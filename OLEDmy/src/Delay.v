==> flow/design.v <==
`timescale 1ns / 1ps
module Delay #(parameter moduloN = 100_000, nbits = 12) 
    (input CLK, RST, DELAY_EN, 
    input [nbits-1:0] DELAY_MS,
    output DELAY_FIN);
    localparam Idle=2'b00, Hold=2'b01, Done=2'b11;
    localparam size_div = $clog2(moduloN);
	reg [1:0] current_state, next_state;    
	reg [size_div-1:0] clk_counter;                 
	reg [nbits-1:0] ms_counter;                  
	assign DELAY_FIN = (current_state == Done && DELAY_EN == 1'b1) ? 1'b1 : 1'b0;
	always @(posedge CLK) 
	if(RST) 
	   current_state <= Idle;
	else
	   current_state <=	next_state; 
	always @* begin
	next_state = Idle;
	case(current_state)
		Idle :
			if(DELAY_EN) 
				next_state = Hold;
			else
				next_state = Idle;
	   Hold : 
			if(ms_counter == DELAY_MS) 
				next_state = Done;
			else
                next_state = Hold;
		Done : 
			if(~DELAY_EN) 
                next_state = Idle;
			else
                next_state = Hold;
			default : next_state = Idle;
	endcase
	end
	always @(posedge CLK) 
	if(RST) 
	   ms_counter <= {nbits{1'b0}};
	else 
		if(current_state == Hold) begin
			if(clk_counter == moduloN) 
				ms_counter <= ms_counter + 1'b1;
			end				 
		else 
			ms_counter <= {nbits{1'b0}};
	always @(posedge CLK) 
	if(RST) 
	   clk_counter <= {size_div{1'b0}};
	else 
		if(current_state == Hold) 
			if(clk_counter == moduloN) 		 
				clk_counter <= {size_div{1'b0}};
			else 
				clk_counter <= clk_counter + 1'b1;
		else 												 
			clk_counter <= {size_div{1'b0}};
endmodule
======== Reports on Delay ========
Tool output for the design above, in the order of the flow.
Line numbers count from 1 in the design file above.
The mark n/a stands for no value.
design
  design top .............................. Delay
  clock input ............................. CLK
  cell library ............................ sky130hd
  library corner .......................... tt_025C_1v80

======== Word level ========
Source: Yosys, flattened and elaborated, memories not mapped. Widths are those after wreduce. Registers that Yosys merges into a memory's read port (data or address) are not register bits. Print and check cells do not count. Equal cells are merged and count once.
bit counts
  register bits ........................... 31
  output and inout bits ................... 1
  cells after elaboration ................. 19
operators by class
  add/subtract/negate cells ............... 2
  eq/ne operators ......................... 4
  muxes and demuxes ....................... 4
  bitwise logic cells ..................... 1
  reductions and logical operators ........ 5
operator list
  kind                                                              count
  17-bit by 1-bit adder with 17-bit output (second input constant)  1
  17-bit == test (second input constant)                            1
  12-bit by 1-bit adder with 12-bit output (second input constant)  1
  12-bit == test                                                    1
  2-bit OR reduction                                                2
  2-bit parallel mux with 2-bit select                              1
  3-bit OR reduction                                                1
  2-bit by 1-bit == test with 1-bit output (second input constant)  1
  2-bit == test (second input constant)                             1
  2-bit logical NOT                                                 1
  2-bit 2-to-1 mux                                                  1
  1-bit 2-to-1 mux                                                  2
  1-bit logical AND                                                 1
  1-bit inverter                                                    1

======== Longest topological paths ========
Depth = most cells in a row (Yosys ltp): at word level without a register or memory, in the mapped netlist without a sequential cell, where the memories' decode and read muxes count.
logic depth
  depth after elaboration ................. 3
  ABC_AREA ................................ 0
  gate-level depth with buffers ........... 8

======== Mapped cells and area ========
Source: synth_stat.txt of the flow (Yosys; design flattened, memories mapped). It holds for the ABC_AREA given above (unset counts as 0); a run with the other value may have another netlist.
mapped netlist
  standard cells after synthesis .......... 179
  cell area after synthesis ............... 1625.3 sq um
  sequential area ......................... 640.6 sq um
  flip-flop cells ......................... 32
  buffers ................................. 6
cells by type
  type                      count  total area (sq um)
  sky130_fd_sc_hd__dfxtp_1  32     640.614
  sky130_fd_sc_hd__xnor2_1  20     175.168
  sky130_fd_sc_hd__nor2_1   19     71.318
  sky130_fd_sc_hd__nand3_1  13     65.062
  sky130_fd_sc_hd__nand4_1  10     62.56
  sky130_fd_sc_hd__xor2_1   7      61.309
  sky130_fd_sc_hd__a21oi_1  10     50.048
  sky130_fd_sc_hd__nor4b_4  2      47.546
  sky130_fd_sc_hd__or4_1    6      45.043
  sky130_fd_sc_hd__ha_1     3      37.536
  sky130_fd_sc_hd__o31ai_1  5      37.536
  sky130_fd_sc_hd__and4_1   4      35.034
  sky130_fd_sc_hd__nand2_1  7      26.275
  sky130_fd_sc_hd__nor4_1   4      25.024
  sky130_fd_sc_hd__or3_1    4      25.024
  sky130_fd_sc_hd__buf_6    2      22.522
  sky130_fd_sc_hd__nor3_1   4      20.019
  sky130_fd_sc_hd__o21ai_0  4      20.019
Not listed: further types 16, cells in them 23.

======== Timing after synthesis ========
Source: OpenSTA report_checks on the synthesized netlist (no wires, ideal clock, input and output delay 20% of the period each), path of least setup slack; recovery checks are left aside. Register names are those of the netlist, which keeps one name where synthesis merged equal registers.
path post-synthesis
  path type ............................... reg2reg
  start point ............................. register clk_counter[0]
  end point ............................... register ms_counter[11]
  period .................................. 2.91 ns
  arrival ................................. 1.454 ns
  required time ........................... 2.778 ns
  setup slack ............................. 1.324 ns
  delay of the path ....................... 1.586 ns
  stages .................................. 9
  buffers on the path ..................... 2
  synthesis period reached ................ 1.586 ns
"delay of the path" is the arrival time less input delay plus setup time.
"stages" counts driving pins, that of a launching flip-flop among them; a cell with two outputs on the path counts twice.
"synthesis period reached" = period - worst setup slack (recovery checks aside). The figure is calculated, with input and output delays left at 20% of the set period.
Between the ends stands the longest chain of elaborated cells between them, by number of cells; it is not shown to be the way that was timed. Of several equally long chains one is given.
Each line given opens the expression or statement behind the cell; cells for indexed reads and writes are added by Yosys, which also makes memories of some case tables.
At most two assigning lines are given for a register; there are more.
between the ends, post-synthesis
  path through ............................ sky130_fd_sc_hd__dfxtp_1 sky130_fd_sc_hd__inv_1 sky130_fd_sc_hd__ha_1 sky130_fd_sc_hd__and4b_1 sky130_fd_sc_hd__nand4_2 sky130_fd_sc_hd__buf_6 sky130_fd_sc_hd__buf_2 sky130_fd_sc_hd__o31ai_1 sky130_fd_sc_hd__a21oi_1
  length of the longest elaborated chain .. 1
  elaborated cells between the ends (all ways) .. 1
  classes of those cells .................. 1 x eq/ne
ends and longest elaborated chain, post-synthesis
  element             RTL line  source
  start: declaration  9         reg [size_div-1:0] clk_counter;
  start: assignment   50        clk_counter <= {size_div{1'b0}};
  start: assignment   56        clk_counter <= clk_counter + 1'b1;
  17-bit == test      43        if(clk_counter == moduloN)
  end: assignment     40        ms_counter <= {nbits{1'b0}};
  end: assignment     44        ms_counter <= ms_counter + 1'b1;
  end: declaration    10        reg [nbits-1:0] ms_counter;

======== Path in the finished layout ========
From the final timing report of entry A: the path of least setup slack in the routed layout; clock arrival at registers is part of the times.
path post-layout
  path type ............................... reg2reg
  start point ............................. register clk_counter[6]
  end point ............................... register ms_counter[10]
  period .................................. 1.78 ns
  arrival ................................. 1.93 ns
  required time ........................... 2.00 ns
  setup slack ............................. 0.07 ns
  stages .................................. 6
  buffers on the path ..................... 1
Between the ends stands the longest chain of elaborated cells between them, by number of cells; it is not shown to be the way that was timed. Of several equally long chains one is given.
At most two assigning lines are given for a register; there are more.
between the ends, post-layout
  path through ............................ sky130_fd_sc_hd__dfxtp_2 sky130_fd_sc_hd__nor4b_4 sky130_fd_sc_hd__nand4_4 sky130_fd_sc_hd__buf_6 sky130_fd_sc_hd__or4_4 sky130_fd_sc_hd__a21oi_2
  length of the longest elaborated chain .. 1
  elaborated cells between the ends (all ways) .. 1
  classes of those cells .................. 1 x eq/ne
ends and longest elaborated chain, post-layout
  element             RTL line  source
  start: declaration  9         reg [size_div-1:0] clk_counter;
  start: assignment   50        clk_counter <= {size_div{1'b0}};
  start: assignment   56        clk_counter <= clk_counter + 1'b1;
  17-bit == test      43        if(clk_counter == moduloN)
  end: assignment     40        ms_counter <= {nbits{1'b0}};
  end: assignment     44        ms_counter <= ms_counter + 1'b1;
  end: declaration    10        reg [nbits-1:0] ms_counter;

Memo
Re: implementation data of Delay

Settings and measured results of 2 stored flow runs for module Delay (sky130hd), not sorted in any way. The constraints put input and output delay at 20% of the set period each and load the outputs with 0.01 pF.
"worst setup path time (ns)" is the time allowed to the run's worst setup path (the clock period less input and output delay, where it has them) less its slack. Clock arrival times count: a late capture clock shortens it, a late launch clock lengthens it.
"finish__power__total": no workload was simulated; the value follows from the tool's default switching activity.

Flow files of entry A
==> flow/run.sh <==
#!/bin/bash
# the make line also repeats the synthesis and layout settings of config.mk as NAME=value (left out here)
make -C /OpenROAD-flow-scripts/flow DESIGN_CONFIG=/design/flow/config.mk WORK_HOME=/design/flow/orfs CLKGATE_MAP_FILE= finish
==> flow/config.mk <==
export PLATFORM = sky130hd
export DESIGN_NAME = Delay
export DESIGN_NICKNAME = Delay
export VERILOG_FILES = /design/flow/design.v
export SDC_FILE = /design/flow/constraint.sdc
export NUM_CORES = 4
export LEC_CHECK = 0
export CAP_MARGIN = 20
export CORE_MARGIN = 2
export CORE_UTILIZATION = 17
export SLEW_MARGIN = 20
==> flow/constraint.sdc <==
create_clock -name core_clock -period 1.78 [get_ports {CLK}]
set_input_delay 0.3560 -clock core_clock [delete_from_list [all_inputs] [get_ports {CLK}]]
set_output_delay 0.3560 -clock core_clock [all_outputs]
set_load 0.01 [all_outputs]

report of entry A
yosys chip area after synthesis (um^2): 1625.3
finish__design__die__area: 10359.2
finish__design__instance__area__stdcell: 2275.9
finish__timing__setup__ws: 0.074
finish__timing__setup__tns: 0.000
finish__power__total: 1.419e-03
worst setup path time (ns): 1.71
worst setup path kind: reg2reg

Flow files of entry B
==> flow/run.sh <==
#!/bin/bash
# the make line also repeats the synthesis and layout settings of config.mk as NAME=value (left out here)
make -C /OpenROAD-flow-scripts/flow DESIGN_CONFIG=/design/flow/config.mk WORK_HOME=/design/flow/orfs CLKGATE_MAP_FILE= finish
==> flow/config.mk <==
export PLATFORM = sky130hd
export DESIGN_NAME = Delay
export DESIGN_NICKNAME = Delay
export VERILOG_FILES = /design/flow/design.v
export SDC_FILE = /design/flow/constraint.sdc
export NUM_CORES = 4
export LEC_CHECK = 0
export CAP_MARGIN = 35
export CELL_PAD_IN_SITES_DETAIL_PLACEMENT = 1
export CELL_PAD_IN_SITES_GLOBAL_PLACEMENT = 2
export CORE_MARGIN = 7
export CORE_UTILIZATION = 57
export GPL_ROUTABILITY_DRIVEN = 1
export MAX_ROUTING_LAYER = met5
export MIN_ROUTING_LAYER = met1
export PLACE_DENSITY_LB_ADDON = 0.18
export SLEW_MARGIN = 20
export TNS_END_PERCENT = 35
==> flow/constraint.sdc <==
create_clock -name core_clock -period 2.97 [get_ports {CLK}]
set_input_delay 0.5940 -clock core_clock [delete_from_list [all_inputs] [get_ports {CLK}]]
set_output_delay 0.5940 -clock core_clock [all_outputs]
set_load 0.01 [all_outputs]

report of entry B: did not finish, place, FLW-0024
