==> flow/design.v <==
`timescale 1ns / 1ps
module axi_master #(parameter nbadr = 3)(input clk,input rst,
    output logic [3:0] awadr,output logic awvld, input awrdy,     
    output [31:0] wdat,output logic wvld,input wrdy,       
     input bvld,output logic brdy,        
    output logic [3:0] aradr,output logic arvld,input arrdy,     
    input [7:0] rdatf,input rvld,output logic rrdy,         
    output logic wr, rd, output logic [7:0] data_in, input [7:0] data_out, output logic [nbadr-1:0] addr
    );
    typedef enum {ReadStatus, WaitStatus, Read, WaitRead, 
                    Command, Write, WaitWrite, WaitResp} states;
    states st, nst;
    logic rec_trn;
    logic cmdm;
    logic [5:0] maxd;
    wire [7:0] rdat = rdatf;
    wire rfifo_valid = ((st == WaitStatus) && rvld) ? rdat[0] : 0;
    wire tfifo_full = ((st == WaitStatus) && rvld) ? rdat[3] : 0;
    wire incar = (st == WaitRead) & rec_trn & ~cmdm & rvld & (addr < maxd);
    wire incat = (st == Write) & ~rec_trn & cmdm & (addr < maxd);
    always @(posedge clk, posedge rst)
        if(rst)
            st<= ReadStatus;
        else
            st <= nst;
     always @* begin
        nst = ReadStatus;
        case(st)       
            ReadStatus: nst = WaitStatus;
            WaitStatus: if(rec_trn)
                    nst = rfifo_valid ? (rvld ? Read : WaitStatus) : ReadStatus;
                else
                    nst = tfifo_full ? ReadStatus : (rvld ? Write : WaitStatus);
            Read: nst = WaitRead;
            WaitRead: nst = rvld ? (rdat[7] ? Command : ReadStatus) : WaitRead;
            Command: nst = ReadStatus;
            Write: nst = WaitWrite;
            WaitWrite: nst = awrdy ? WaitResp : WaitWrite;
            WaitResp: nst = bvld ? ReadStatus : WaitResp;
        endcase
     end
    always @(posedge clk, posedge rst)
        if(rst)
            aradr<= 4'b0;
        else if(st==ReadStatus)
            aradr <= 4'd8;
        else
            aradr <= 4'b0;
    always @(posedge clk, posedge rst)
        if(rst)
            arvld <= 1'b0;
        else if(st == ReadStatus || st == Read)
            arvld <= 1'b1;
        else if(arrdy)
            arvld <= 1'b0;
    always @(posedge clk, posedge rst)
        if(rst)
            rrdy <= 1'b0;
        else if((st==WaitStatus || st == WaitRead) && rvld)
            rrdy <= 1'b1;
        else
            rrdy <= 1'b0;
    always @(posedge clk, posedge rst)
        if(rst) begin
            rec_trn <= 1'b1;
            cmdm <= 1'b1;
            maxd <= 6'b0;
        end
        else if(st ==Command) begin
            maxd <= rdat [5:0];
            case(rdat[7:6])
                2'b10: cmdm <= (rdat[5:0] == 6'b0) ? 1'b1 : 1'b0;
                2'b11: rec_trn <=  1'b0;
            endcase  
        end
        else if(st == WaitResp && addr == maxd) begin
            rec_trn <= 1'b1;
            cmdm <= 1'b1;
        end
    always @(posedge clk, posedge rst)
        if(rst)
            data_in <= 8'b0;
        else if(incar )
            data_in <= rdat[7:0];
    always @(posedge clk, posedge rst)
        if(rst)
            wr <= 1'b0;
        else
            wr <= incar;
    always @(posedge clk, posedge rst)
        if(rst)
            addr <= {nbadr{1'b0}};
        else if(incar | incat)
            addr <= addr + 1'b1;
        else if((st == WaitResp && addr == maxd) || st == Command)
            addr <= {nbadr{1'b0}};
    always @(posedge clk, posedge rst)
        if(rst)
            rd <= 1'b0;
        else
            rd <= (st == Write);
    always @(posedge clk, posedge rst)
        if(rst)
            awadr <= 4'b0;
        else if(st==Write || st == WaitWrite)
            awadr <= 4'd4;
        else
            awadr <= 4'b0;
    always @(posedge clk, posedge rst)
        if(rst)
            awvld <= 1'b0;
        else if(st == Write)
            awvld <= 1'b1;
        else if(awrdy)
            awvld <= 1'b0;
    always @(posedge clk, posedge rst)
        if(rst)
            wvld <= 1'b0;
        else if(st == Write)
            wvld <= 1'b1;
        else if(wrdy)
            wvld <= 1'b0;
        assign wdat = (st == WaitWrite) ? {24'b0, data_out} : 32'b0;
    always @(posedge clk, posedge rst)
        if(rst)
            brdy <= 1'b0;
        else begin
        if(st == Write)
            brdy <= 1'b1;
        if(bvld)
            brdy <= 1'b0;
        end
endmodule
-- Reports on axi_master
What the tools print for axi_master, step after step.
Lines are those of the file above, counted from 1.
Cell names lack the library's common part.
A cell with n/a has no value.
- top: axi_master
- clock: clk
- cell library: sky130hd
- library corner: tt_025C_1v80

-- Elaborated design
Counts by Yosys on the flattened word-level netlist (proc, flatten, opt, wreduce; memories kept). Register bits leave out memories and registers merged into their read ports (data or address). Print and check cells are left out. Cells with the same type and inputs are merged into one.
- noted register bits after elaboration: 36
- bits of input ports: 23
- bitwise operators at 10
- noted reduce/logical cells: 17
- noted muxes and demuxes: 32
- noted equal/unequal tests: 12
- magnitude comparators: 1
- $add $sub $neg: 1
- operators with widths (operator ; count):
    32-bit zero test ; 1
    3-bit two-way mux ; 9
    3-bit case mux with 7-bit select ; 1
    1-bit two-way mux ; 18
    2-bit nonzero test ; 6
    3-bit equality test (second input constant) ; 4
    8-bit two-way mux ; 1
    1-bit AND ; 7
    3-bit by 2-bit equality test with 1-bit output (second input constant) ; 2
    3-bit by 6-bit < comparator with 1-bit output ; 1
    3-bit by 6-bit equality test with 1-bit output ; 1
    6-bit zero test ; 1
    1-bit logical OR ; 4
    2-bit by 1-bit != test with 1-bit output (second input constant) ; 2
    2-bit equality test (second input constant) ; 2
    2-bit AND reduction ; 2
    4-bit two-way mux ; 1
    2-bit two-way mux ; 2
    1-bit logical AND ; 3
    3-bit by 1-bit adder with 3-bit output (second input constant) ; 1
    3-bit by 1-bit equality test with 1-bit output (second input constant) ; 1
    1-bit NOT ; 2
    1-bit bitwise OR ; 1

-- Logic depth
Yosys ltp: most cells in a row. Word level: on the elaborated netlist, between registers, memories and ports. Mapped: between sequential cells and ports; inverters and the memories' decode and read muxes count.
- noted word-level depth: 7
- noted ABC_AREA: 0
- mapped depth at 6
- gate-level depth less buffers: 6

-- Netlist
The flow's flattened synthesis, as Yosys stat reports it; memories are mapped. The netlist is that of the ABC_AREA named above (0 if unset); the other value can give another one.
- area of sequential cells at 904.6 µm²
- flip-flops: 36
- cell count at 164
- mapped area: 1798.0 µm²
- cell types (type ; count):
    dfrtp_1 ; 33
    buf_4 ; 30
    mux2_2 ; 12
    dfstp_2 ; 3
    and2_1 ; 8
    ha_1 ; 4
    inv_1 ; 11
    a21o_1 ; 5
    nand2_1 ; 10
    a21oi_1 ; 7
    o21ai_0 ; 6
    nor2_1 ; 7
    nand4b_4 ; 1
    o211ai_1 ; 3
    a21boi_4 ; 1
    nand2b_1 ; 3
    nor3_4 ; 1
    nor2_4 ; 1
Not listed: further types 16, cells in them 18.

-- Worst setup path after synthesis
Source: OpenSTA report_checks on the synthesized netlist (no wires, ideal clock, input and output delay 20% of the period each), path of least setup slack; recovery checks are left aside. Register names are those of the netlist, which keeps one name where synthesis merged equal registers.
- path kind: reg-to-reg
- from: reg addr[2]
- to: reg data_in[0]
- arrival time: 1.635 ns
- driving pins on the path: 6
- noted period: 2.3 ns
- buffers on the path at 0
- time at the first pin at 0.000 ns
- delay of the path: 1.760 ns
- slack at 0.540 ns
- synthesis period reached at 1.76 ns
"delay of the path" is the arrival time less input delay plus setup time.
"driving pins on the path" counts driving pins, that of a launching flip-flop among them; a cell with two outputs on the path counts twice.
"synthesis period reached" = period - worst setup slack (recovery checks aside). The figure is calculated, with input and output delays left at 20% of the set period.
Between the ends stands the longest chain of elaborated cells between them, by number of cells; it is not shown to be the way that was timed. Of several equally long chains one is given.
A line is the first line of the expression or statement that the cell stems from. Yosys adds cells for indexed reads and writes and turns some case tables into memories.
At most two assigning lines are given for a register; there are more.
- path through: dfrtp_1 -> ha_1 -> a21oi_1 -> a21boi_4 -> nor2_4 -> mux2_2
- cells in the longest elaborated chain at 2
- elaborated cells between the ends (all ways): 2
- those cells by class: compare: 1; logic: 1
- RTL lines, path post-synthesis (item ; line ; RTL):
    from (decl) ; 8 ; output logic wr, rd, output logic [7:0] data_in, input [7:0] data_out, output logic [nbadr-1:0] addr
    from (assign) ; 92 ; addr <= {nbadr{1'b0}};
    from (assign) ; 94 ; addr <= addr + 1'b1;
    3-bit by 6-bit < comparator with 1-bit output ; 19 ; wire incar = (st == WaitRead) & rec_trn & ~cmdm & rvld & (addr < maxd);
    1-bit AND ; 19 ;
    to (assign) ; 82 ; data_in <= 8'b0;
    to (assign) ; 84 ; data_in <= rdat[7:0];
    to (decl) ; 8 ;
Nets of the timed path that keep an RTL name, with a line that drives or declares them; the list need not be complete.
- named nets, post-synthesis (net ; line):
    incar ; 19

-- Worst path after layout
From the final timing report of run A: the path of least setup slack in the routed layout; clock arrival at registers is part of the times.
- path kind: input-to-output
- from: in data_out[4]
- to: out wdat[4]
- noted period: 3.13 ns
- arrival time: 1.74 ns
- driving pins on the path: 3
- buffers on the path at 2
- time at the first pin at 0.63 ns
- slack at 0.76 ns
Between the ends stands the longest chain of elaborated cells between them, by number of cells; it is not shown to be the way that was timed. Of several equally long chains one is given.
- path through: clkdlybuf4s50_1 -> and2_1 -> clkdlybuf4s50_1
- cells in the longest elaborated chain at 1
- elaborated cells between the ends (all ways): 1
- noted source lines of those cells: 1
- those cells by class: mux: 1
- RTL lines, path post-layout (item ; line ; RTL):
    from (decl) ; 8 ; output logic wr, rd, output logic [7:0] data_in, input [7:0] data_out, output logic [nbadr-1:0] addr
    8-bit two-way mux ; 123 ; assign wdat = (st == WaitWrite) ? {24'b0, data_out} : 32'b0;
    to (decl) ; 4 ; output [31:0] wdat,output logic wvld,input wrdy,

2 stored runs of axi_master in the flow (synthesis by Yosys, layout by OpenROAD, sky130hd cells), in arbitrary order. Constraints: input delay and output delay 20% of the set period each, output load 0.01 pF.
"critical setup path time" = time allowed to the worst setup path (clock period - input delay - output delay, where it has them) - its slack; a late launch clock adds to it, a late capture clock takes from it.
"total power of the final layout": no workload was simulated; the value follows from the tool's default switching activity.

Run A

==> flow/run.sh <==
#!/bin/bash
# the make line also repeats the synthesis and layout settings of config.mk as NAME=value (left out here)
make -C /OpenROAD-flow-scripts/flow DESIGN_CONFIG=/design/flow/config.mk WORK_HOME=/design/flow/orfs CLKGATE_MAP_FILE= finish
==> flow/config.mk <==
export PLATFORM = sky130hd
export DESIGN_NAME = axi_master
export DESIGN_NICKNAME = axi_master
export VERILOG_FILES = /design/flow/design.v
export SDC_FILE = /design/flow/constraint.sdc
export NUM_CORES = 4
export LEC_CHECK = 0
export ABC_AREA = 0
export CAP_MARGIN = 20
export CELL_PAD_IN_SITES_DETAIL_PLACEMENT = 2
export CORE_ASPECT_RATIO = 0.94
export CORE_MARGIN = 2
export CORE_UTILIZATION = 18
export GPL_ROUTABILITY_DRIVEN = 0
export PLACE_DENSITY = 0.74
export SLEW_MARGIN = 20
export TNS_END_PERCENT = 95
==> flow/constraint.sdc <==
create_clock -name core_clock -period 3.13 [get_ports {clk}]
set_input_delay 0.6260 -clock core_clock [delete_from_list [all_inputs] [get_ports {clk}]]
set_output_delay 0.6260 -clock core_clock [all_outputs]
set_load 0.01 [all_outputs]

Measured in run A:
- post-synthesis cell area at 1798.0 µm²
- total die area at 10804.9 µm²
- standard-cell area after routing at 2441.1 µm²
- worst setup slack after layout: 0.762 ns
- total negative slack on setup checks: 0.000 ns
- smallest hold slack: 0.426 ns
- total power of the final layout: 0.001739 W
- critical setup path time: 1.12 ns
- worst path kind: input-to-output

Run B

==> flow/run.sh <==
#!/bin/bash
# the make line also repeats the synthesis and layout settings of config.mk as NAME=value (left out here)
make -C /OpenROAD-flow-scripts/flow DESIGN_CONFIG=/design/flow/config.mk WORK_HOME=/design/flow/orfs CLKGATE_MAP_FILE= finish
==> flow/config.mk <==
export PLATFORM = sky130hd
export DESIGN_NAME = axi_master
export DESIGN_NICKNAME = axi_master
export VERILOG_FILES = /design/flow/design.v
export SDC_FILE = /design/flow/constraint.sdc
export NUM_CORES = 4
export LEC_CHECK = 0
export CAP_MARGIN = 20
export CELL_PAD_IN_SITES_DETAIL_PLACEMENT = 2
export CELL_PAD_IN_SITES_GLOBAL_PLACEMENT = 0
export CORE_ASPECT_RATIO = 1.92
export CORE_MARGIN = 10
export CORE_UTILIZATION = 51
export CTS_CLUSTER_SIZE = 46
export GPL_ROUTABILITY_DRIVEN = 0
export GPL_TIMING_DRIVEN = 0
export PLACE_DENSITY_LB_ADDON = 0.26
export SLEW_MARGIN = 35
export TNS_END_PERCENT = 40
==> flow/constraint.sdc <==
create_clock -name core_clock -period 3.87 [get_ports {clk}]
set_input_delay 0.7740 -clock core_clock [delete_from_list [all_inputs] [get_ports {clk}]]
set_output_delay 0.7740 -clock core_clock [all_outputs]
set_load 0.01 [all_outputs]

Run B: no results, placement failed with DPL-0033.
